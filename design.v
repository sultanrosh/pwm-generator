==> flow/design.v <==
module PWM(
  input clk,                   
  input reset,                 
  input load,                  
  input shift_enable,          
  input S_in,                  
  input [7:0] counter,         
  output reg pwm_signal        
);
reg [2:0] bit_count;           
reg [7:0] shift_reg;           
reg [7:0] duty_cycle;          
always @(posedge clk or posedge reset) begin
  if (reset) begin
    shift_reg <= 8'b00000000;   
    bit_count <= 3'b000;        
  end else if (shift_enable) begin
    shift_reg <= {shift_reg[6:0], S_in};   
    bit_count <= bit_count + 1'b1;         
  end
end
always @(posedge clk or posedge reset) begin
  if (reset)
    duty_cycle <= 8'b00000000;             
  else if (load)
    duty_cycle <= shift_reg;              
end
always @(posedge clk or posedge reset) begin
  if (reset)
    pwm_signal <= 1'b0;                    
  else
    pwm_signal <= (counter < duty_cycle) ? 1'b1 : 1'b0;
end
endmodule
### Tool chain data of PWM

What the tools print for PWM, step after step.
Line numbers count from 1 in the design file above.
Operators carry their Yosys type and port widths (W data, S select, Z words).
Library cell names are shortened.
Not given: -

| inputs | value |
|---|---|
| top | PWM |
| clock | clk |
| library | sky130hd |
| corner | tt_025C_1v80 |

### Elaborated design

Yosys after proc, flatten, opt, wreduce and memory -nomap, before mapping. Enables and synchronous resets that opt folds into registers are not counted as muxes. Memory bits, and registers merged into a memory's read port (data or address), are not among the register bits. Print and check cells are not counted. Equal cells are merged and count once.

| bit counts | value |
|---|---|
| bits of input ports | 13 |
| output and inout bits | 1 |
| elaborated cells | 5 |
| bits in registers | 17 |

| operators by class | value |
|---|---|
| mux-type cells | 1 |
| order comparisons | 1 |

Operator list:

| cell | number |
|---|---|
| $lt A8 B8 Y1 | 1 |
| $mux W1 | 1 |

### Depth

Depth = most cells in a row (Yosys ltp): at word level without a register or memory, in the mapped netlist without a sequential cell, where the memories' decode and read muxes count.

| depth | value |
|---|---|
| depth after elaboration | 2 |
| ABC_AREA | 0 |
| depth in mapped cells | 5 |

### Netlist

Yosys stat after the flow's synthesis: flattened, memories mapped to cells. It holds for the ABC_AREA given above (unset counts as 0); a run with the other value may have another netlist.
Totals and module areas in this step are rounded.

Cells by type:

| cell type | number |
|---|---|
| dfrtp_1 | 17 |
| mux2_2 | 9 |
| ha_1 | 7 |
| o21ai_0 | 8 |
| nand2_1 | 9 |
| inv_1 | 8 |
| a211oi_2 | 1 |
| a21oi_1 | 2 |
| buf_2 | 2 |
| a41oi_1 | 1 |
| nor2_1 | 2 |
| nor2b_1 | 1 |
| o21ai_1 | 1 |

| mapped netlist | value |
|---|---|
| cell area after synthesis | 780 um^2 |
| cells in the netlist | 68 |
| flip-flop cells | 17 |
| sequential part of the area | 430 um^2 |

### Worst setup path after synthesis

OpenSTA on the mapped netlist: ideal clock, no wires. The path of least setup slack (recovery checks aside). Input and output delay are each 20% of the period. Register names are those of the netlist, which keeps one name where synthesis merged equal registers.

| timing post-synthesis | value |
|---|---|
| kind | input -> register |
| start point | input port counter[2] |
| end point | register pwm_signal |
| library setup time | 88 ps |
| stages | 4 |
| input delay | 542 ps |
| path delay | 845 ps |
| data arrival time | 1299 ps |
| required time | 2622 ps |
| clock period | 2710 ps |
| path slack | 1322 ps |
| synthesis period reached | 1388 ps |

"path delay" is the arrival time less input delay plus setup time.
"stages": output pins that drive a net of the path, with the launching flip-flop's if there is one; two outputs of one cell count as two.
"synthesis period reached" is the clock period less the worst setup slack; recovery checks do not enter. This is arithmetic on one report: input and output delays are still those of the set period (20% each).
The rows between start and end are the longest chain of elaborated cells between them; the timing report does not say that the signal goes this way. Where chains are equally long, one stands for them.
A line is the first line of the expression or statement that the cell stems from. Yosys adds cells for indexed reads and writes and turns some case tables into memories.

| on the way, post-synthesis | value |
|---|---|
| cell sequence | ha_1 a211oi_2 o21ai_1 a41oi_1 |
| length of the longest elaborated chain | 2 |
| elaborated cells between the ends (all ways) | 2 |
| RTL lines with such cells | 1 |
| those cells by class | 1 x compare; 1 x mux |

Ends and longest elaborated chain, post-synthesis:

| what | RTL line | source |
|---|---|---|
| start: declaration | 7 | `input [7:0] counter,` |
| $lt A8 B8 Y1 | 32 | `pwm_signal <= (counter < duty_cycle) ? 1'b1 : 1'b0;` |
| $mux W1 | 32 |  |
| end: assignment | 30 | `pwm_signal <= 1'b0;` |
| end: assignment | 32 |  |
| end: declaration | 8 | `output reg pwm_signal` |

### Worst path after layout

From the final timing report of run A: the path of least setup slack in the routed layout; clock arrival at registers is part of the times.
The report prints the path's times to 10 ps; the period is as set.

| timing post-layout | value |
|---|---|
| kind | input -> register |
| start point | input port counter[7] |
| end point | register pwm_signal |
| library setup time | 90 ps |
| required time | 1650 ps |
| data arrival time | 1410 ps |
| input delay | 300 ps |
| stages | 5 |
| path slack | 240 ps |
| clock period | 1490 ps |

The rows between start and end are the longest chain of elaborated cells between them; the timing report does not say that the signal goes this way. Where chains are equally long, one stands for them.

| on the way, post-layout | value |
|---|---|
| cell sequence | clkdlybuf4s50_1 ha_4 a21oi_1 o21ai_1 a41oi_1 |
| length of the longest elaborated chain | 2 |
| elaborated cells between the ends (all ways) | 2 |
| RTL lines with such cells | 1 |
| those cells by class | 1 x compare; 1 x mux |

Ends and longest elaborated chain, post-layout:

| what | RTL line | source |
|---|---|---|
| start: declaration | 7 | `input [7:0] counter,` |
| $lt A8 B8 Y1 | 32 | `pwm_signal <= (counter < duty_cycle) ? 1'b1 : 1'b0;` |
| $mux W1 | 32 |  |
| end: assignment | 30 | `pwm_signal <= 1'b0;` |
| end: assignment | 32 |  |
| end: declaration | 8 | `output reg pwm_signal` |

Subject: flow runs of PWM

Hi,

Settings and measured results of 2 stored flow runs for module PWM (sky130hd), not sorted in any way. The constraints put input and output delay at 20% of the set period each and load the outputs with 0.01 pF.
"period achieved" means the clock period less the worst setup slack. The figure is calculated, with input and output delays left at 20% of the set period.
"total power of the final layout" rests on the timing tool's default activity at the inputs, not on a simulated workload.
The measured numbers are rounded.
Among the settings, - means not set for that run.
Among the results, - means that no value is shown for the run.

| run | period_ns | CORE_UTILIZATION | SETUP_SLACK_MARGIN | PLACE_DENSITY_LB_ADDON | TNS_END_PERCENT | GPL_ROUTABILITY_DRIVEN | MIN_ROUTING_LAYER | CAP_MARGIN | CORE_MARGIN | SLEW_MARGIN | CORE_ASPECT_RATIO | CTS_CLUSTER_SIZE | netlist area reported by Yosys (um^2) | overall die area (um^2) | final utilization (%) | worst setup slack after layout (ps) | total power of the final layout (uW) | period achieved (ps) |
|---|---|---|---|---|---|---|---|---|---|---|---|---|---|---|---|---|---|---|
| run A | 1.49 | 15 | 0.26 | 0.15 | 35 | 1 | met2 | 20 | 2 | 20 | - | - | 780 | 5800 | 22 | 240 | 1300 | 1248 |
| run B | 0.968 | 64 | 0.14 | 0.08 | - | 0 | - | 40 | 7 | 20 | 0.55 | 28 | - | - | - | - | - | - |

Run B: unfinished; error PDN-0185 in floorplanning

Regards
